==> flow/design.v <==
module lfsr (
    input sw,
    output reg [7:0] ledr = 8'b00000001,
    output [7:0] seg0,
    output [7:0] seg1);
reg shift;   
always @ (posedge sw) begin
    shift = ledr[4] ^ ledr[3] ^ ledr[2] ^ ledr[0];
    ledr <= {shift,ledr[7:1]};
end    
segs seg(ledr, seg0, seg1);
endmodule
module segs (
    input reg [7:0] ledr,
    output [7:0] seg0,
    output [7:0] seg1);
always @ (ledr[3:0]) begin
	case(ledr[3:0])
		4'b0000: seg0 = 8'b00000010;
		4'b0001: seg0 = 8'b10011111;
		4'b0010: seg0 = 8'b00100101;
		4'b0011: seg0 = 8'b00001101;
		4'b0100: seg0 = 8'b10011001;
		4'b0101: seg0 = 8'b01001001;
		4'b0110: seg0 = 8'b01000001;
		4'b0111: seg0 = 8'b00011111;
		4'b1000: seg0 = 8'b00000001;
		4'b1001: seg0 = 8'b00011001;
		4'b1010: seg0 = 8'b00010001;
		4'b1011: seg0 = 8'b11000001;
		4'b1100: seg0 = 8'b01100011;
		4'b1101: seg0 = 8'b10000101;
		4'b1110: seg0 = 8'b01100001;
		4'b1111: seg0 = 8'b01110001;
		default seg0 = 8'b00000010;
	endcase
end
always @ (ledr[7:4]) begin
	case(ledr[7:4])
		4'b0000: seg1 = 8'b00000010;
		4'b0001: seg1 = 8'b10011111;
		4'b0010: seg1 = 8'b00100101;
		4'b0011: seg1 = 8'b00001101;
		4'b0100: seg1 = 8'b10011001;
		4'b0101: seg1 = 8'b01001001;
		4'b0110: seg1 = 8'b01000001;
		4'b0111: seg1 = 8'b00011111;
		4'b1000: seg1 = 8'b00000001;
		4'b1001: seg1 = 8'b00011001;
		4'b1010: seg1 = 8'b00010001;
		4'b1011: seg1 = 8'b11000001;
		4'b1100: seg1 = 8'b01100011;
		4'b1101: seg1 = 8'b10000101;
		4'b1110: seg1 = 8'b01100001;
		4'b1111: seg1 = 8'b01110001;
		default seg1 = 8'b00000010;
	endcase
end
endmodule
# Reports on lfsr
# What the tools print for lfsr, step after step.
# Lines are those of the file above, counted from 1.
# Operators: Yosys type, input widths -> output width; for muxes data width and select width s.
# Cell names lack the library's common part.
design:
  design: "lfsr"
  clock_port: "sw"
  cell_library: "sky130hd"
  corner: "tt_025C_1v80"

# Word-level counts
# Source: Yosys, flattened and elaborated, memories not mapped. Widths are those after wreduce; folded enables and synchronous resets count as part of the registers. Registers that Yosys merges into a memory's read port (data or address) are not register bits. Print and check cells do not count. Equal cells are merged and count once.
# Memory sizes are those after Yosys's memory passes, which may raise the word count (mostly to a power of two), join words into wider ones and drop unused or constant bits.
word_totals:
  inputBits: 1
  wordCells: 6
  rom_bits: 256
  memories: 2
  register_bits: 8
  output_inout_bits: 24
memory_table:
  columns: ["name", "words", "word_bits", "rd", "wr", "line", "source"]
  rows:
  - ["(no name shown)", 16, 8, 1, 0, 39, "case(ledr[7:4])"]
  - ["(no name shown)", 16, 8, 1, 0, 18, "case(ledr[3:0])"]
op_classes:
  n_logic: 3
ops:
  columns: ["op", "n"]
  rows:
  - ["$xor 1x1->1", 3]

# Longest topological paths
# Longest topological path by Yosys (ltp), each cell counted once; first at word level (registers and memories cut), then after technology mapping (sequential cells cut; the memories' decode and read muxes count).
logic_depth:
  ltp_word: 3
  abc_area: 0
  depth_mapped: 5
  ltp_nobuf: 5

# Netlist
# Source: synth_stat.txt of the flow (Yosys; design flattened, memories mapped). It holds for the ABC_AREA given above (unset counts as 0); a run with the other value may have another netlist.
synth_totals:
  cell_count: 88
  yosys_area_um2: 710.7
  buffers: 5
  seq_area_um2: 160.2
  flip_flops: 8
by_type:
  columns: ["type", "n", "area_total_um2"]
  rows:
  - ["dfxtp_1", 8, 160.154]
  - ["ha_1", 12, 150.144]
  - ["nor2_1", 12, 45.043]
  - ["o21ai_0", 8, 40.038]
  - ["a22o_1", 3, 26.275]
  - ["nand2_1", 7, 26.275]
  - ["a21oi_1", 5, 25.024]
  - ["inv_1", 6, 22.522]
  - ["mux2_2", 2, 22.522]
  - ["mux2i_1", 2, 20.019]
  - ["o32ai_1", 2, 17.517]
  - ["or3b_1", 2, 17.517]
  - ["xnor2_1", 2, 17.517]
  - ["a21boi_0", 2, 15.014]
  - ["nand3_1", 3, 15.014]
  - ["o31ai_1", 2, 15.014]
  - ["nor2b_4", 1, 13.763]
  - ["buf_6", 1, 11.261]
# Other cell types: 7; their cells: 8.
# The figures by module come from a second, unflattened synthesis with its own total; it is not the netlist above.
unflattened:
  hier_cells: 88
  area_unflattened_um2: 698.2
# Rows give one instance, submodules left out.
by_module:
  columns: ["mod", "seq_area_um2", "cells", "mod_area_um2", "n_inst"]
  rows:
  - ["segs", 0.0, 77, 511.7, 1]
  - ["lfsr", 160.2, 11, 186.4, 1]

# Worst setup path after synthesis
# OpenSTA on the mapped netlist: ideal clock, no wires. The path of least setup slack (recovery checks aside). Input and output delay are each 20% of the period. Register names are those of the netlist, which keeps one name where synthesis merged equal registers.
synth_timing:
  path_kind: "register -> output"
  startpoint: "register ledr[4]"
  endpoint: "output port seg1[4]"
  n_path_buf: 0
  period_ns: 3.05
  launch_ns: 0.000
  out_delay_ns: 0.610
  arrival_time_ns: 1.352
  setup_slack_ns: 1.088
  stages: 4
  path_delay_ns: 1.352
  required_ns: 2.440
  period_less_setup_slack_ns: 1.962
# "path_delay_ns" = arrival - input delay + setup time.
# A path that ends at an output port has no setup time.
# "stages" counts driving pins, that of a launching flip-flop among them; a cell with two outputs on the path counts twice.
# "period_less_setup_slack_ns" is the clock period less the worst setup slack; recovery checks do not enter. This is arithmetic on one report: input and output delays are still those of the set period (20% each).
# Between the ends stands the longest chain of elaborated cells between them, by number of cells; it is not shown to be the way that was timed. Of several equally long chains one is given.
# A line is the first line of the expression or statement that the cell stems from. Yosys adds cells for indexed reads and writes and turns some case tables into memories.
# The chain passes a memory read, where the word-level depth is cut; so it can be longer than that depth.
synth_between:
  path_cell_list: "dfxtp_1 -> inv_1 -> ha_1 -> o32ai_1"
  elab_chain_len: 1
  cone_cells: 1
  lines_between: 1
  cone_classes: "memory: 1"
synth_lines:
  columns: ["element", "line", "source"]
  rows:
  - ["start: declaration", 3, "output reg [7:0] ledr = 8'b00000001,"]
  - ["start: assignment", 9, "ledr <= {shift,ledr[7:1]};"]
  - ["$mem_v2 16x8", 39, "case(ledr[7:4])"]
  - ["end: declaration", 5, "output [7:0] seg1);"]

# Worst path after layout
# From the final timing report of flow run A: the path of least setup slack in the routed layout; clock arrival at registers is part of the times.
layout_timing:
  path_kind: "register -> output"
  startpoint: "register ledr[0]"
  endpoint: "output port seg0[7]"
  out_delay_ns: 0.57
  setup_slack_ns: 0.17
  stages: 6
  required_ns: 2.28
  period_ns: 2.85
  arrival_time_ns: 2.11
  launch_ns: 0.26
  n_path_buf: 1
# Between the ends stands the longest chain of elaborated cells between them, by number of cells; it is not shown to be the way that was timed. Of several equally long chains one is given.
# The chain passes a memory read, where the word-level depth is cut; so it can be longer than that depth.
layout_between:
  path_cell_list: "dfxtp_1 -> ha_1 -> nor2_1 -> or3b_1 -> o31ai_1 -> clkdlybuf4s50_1"
  elab_chain_len: 1
  cone_cells: 1
  lines_between: 1
  cone_classes: "memory: 1"
layout_lines:
  columns: ["element", "line", "source"]
  rows:
  - ["start: declaration", 3, "output reg [7:0] ledr = 8'b00000001,"]
  - ["start: assignment", 9, "ledr <= {shift,ledr[7:1]};"]
  - ["$mem_v2 16x8", 18, "case(ledr[3:0])"]
  - ["end: declaration", 4, "output [7:0] seg0,"]

Wiki page: lfsr / flow data

Design lfsr on sky130hd. What follows are 2 stored runs of the flow, each under its own settings; their order means nothing. The constraints put input and output delay at 20% of the set period each and load the outputs with 0.01 pF.
"worst_path_ns": the worst setup path's part of the clock period (all of it between registers, 20% less for each end at a port) less its slack. A launch clock that arrives late makes it longer, a capture clock that arrives late makes it shorter.

--- flow run A ---
==> flow/run.sh <==
#!/bin/bash
# the make line also repeats the synthesis and layout settings of config.mk as NAME=value (left out here)
make -C /OpenROAD-flow-scripts/flow DESIGN_CONFIG=/design/flow/config.mk WORK_HOME=/design/flow/orfs CLKGATE_MAP_FILE= finish
==> flow/config.mk <==
export PLATFORM = sky130hd
export DESIGN_NAME = lfsr
export DESIGN_NICKNAME = lfsr
export VERILOG_FILES = /design/flow/design.v
export SDC_FILE = /design/flow/constraint.sdc
export NUM_CORES = 4
export LEC_CHECK = 0
export CAP_MARGIN = 20
export CORE_MARGIN = 8
export CORE_UTILIZATION = 43
export CTS_CLUSTER_DIAMETER = 37
export MIN_ROUTING_LAYER = met2
export SLEW_MARGIN = 20
export TNS_END_PERCENT = 25
==> flow/constraint.sdc <==
create_clock -name core_clock -period 2.85 [get_ports {sw}]
set_input_delay 0.5700 -clock core_clock [delete_from_list [all_inputs] [get_ports {sw}]]
set_output_delay 0.5700 -clock core_clock [all_outputs]
set_load 0.01 [all_outputs]

==> results, as YAML <==
results:
  synthesis_area_um2: 710.7
  die_area_um2: 3209.8
  finalCellArea_um2: 968.4
  layout_utilization_frac: 0.635
  fin_ws_ns: 0.170
  final_hold_ws_ns: 0.408
  worst_path_ns: 2.11
  worstPathKind: "register -> output"

--- flow run B ---
==> flow/run.sh <==
#!/bin/bash
# the make line also repeats the synthesis and layout settings of config.mk as NAME=value (left out here)
make -C /OpenROAD-flow-scripts/flow DESIGN_CONFIG=/design/flow/config.mk WORK_HOME=/design/flow/orfs CLKGATE_MAP_FILE= finish
==> flow/config.mk <==
export PLATFORM = sky130hd
export DESIGN_NAME = lfsr
export DESIGN_NICKNAME = lfsr
export VERILOG_FILES = /design/flow/design.v
export SDC_FILE = /design/flow/constraint.sdc
export NUM_CORES = 4
export LEC_CHECK = 0
export CAP_MARGIN = 20
export CORE_MARGIN = 2
export CORE_UTILIZATION = 40
export SLEW_MARGIN = 20
==> flow/constraint.sdc <==
create_clock -name core_clock -period 1.27 [get_ports {sw}]
set_input_delay 0.2540 -clock core_clock [delete_from_list [all_inputs] [get_ports {sw}]]
set_output_delay 0.2540 -clock core_clock [all_outputs]
set_load 0.01 [all_outputs]

==> results, as YAML <==
results:
  synthesis_area_um2: 710.7
  die_area_um2: 2129.8
  finalCellArea_um2: 1521.5
  layout_utilization_frac: 0.901
  fin_ws_ns: -0.510
  final_hold_ws_ns: 0.536
  worst_path_ns: 1.53
  worstPathKind: "register -> output"
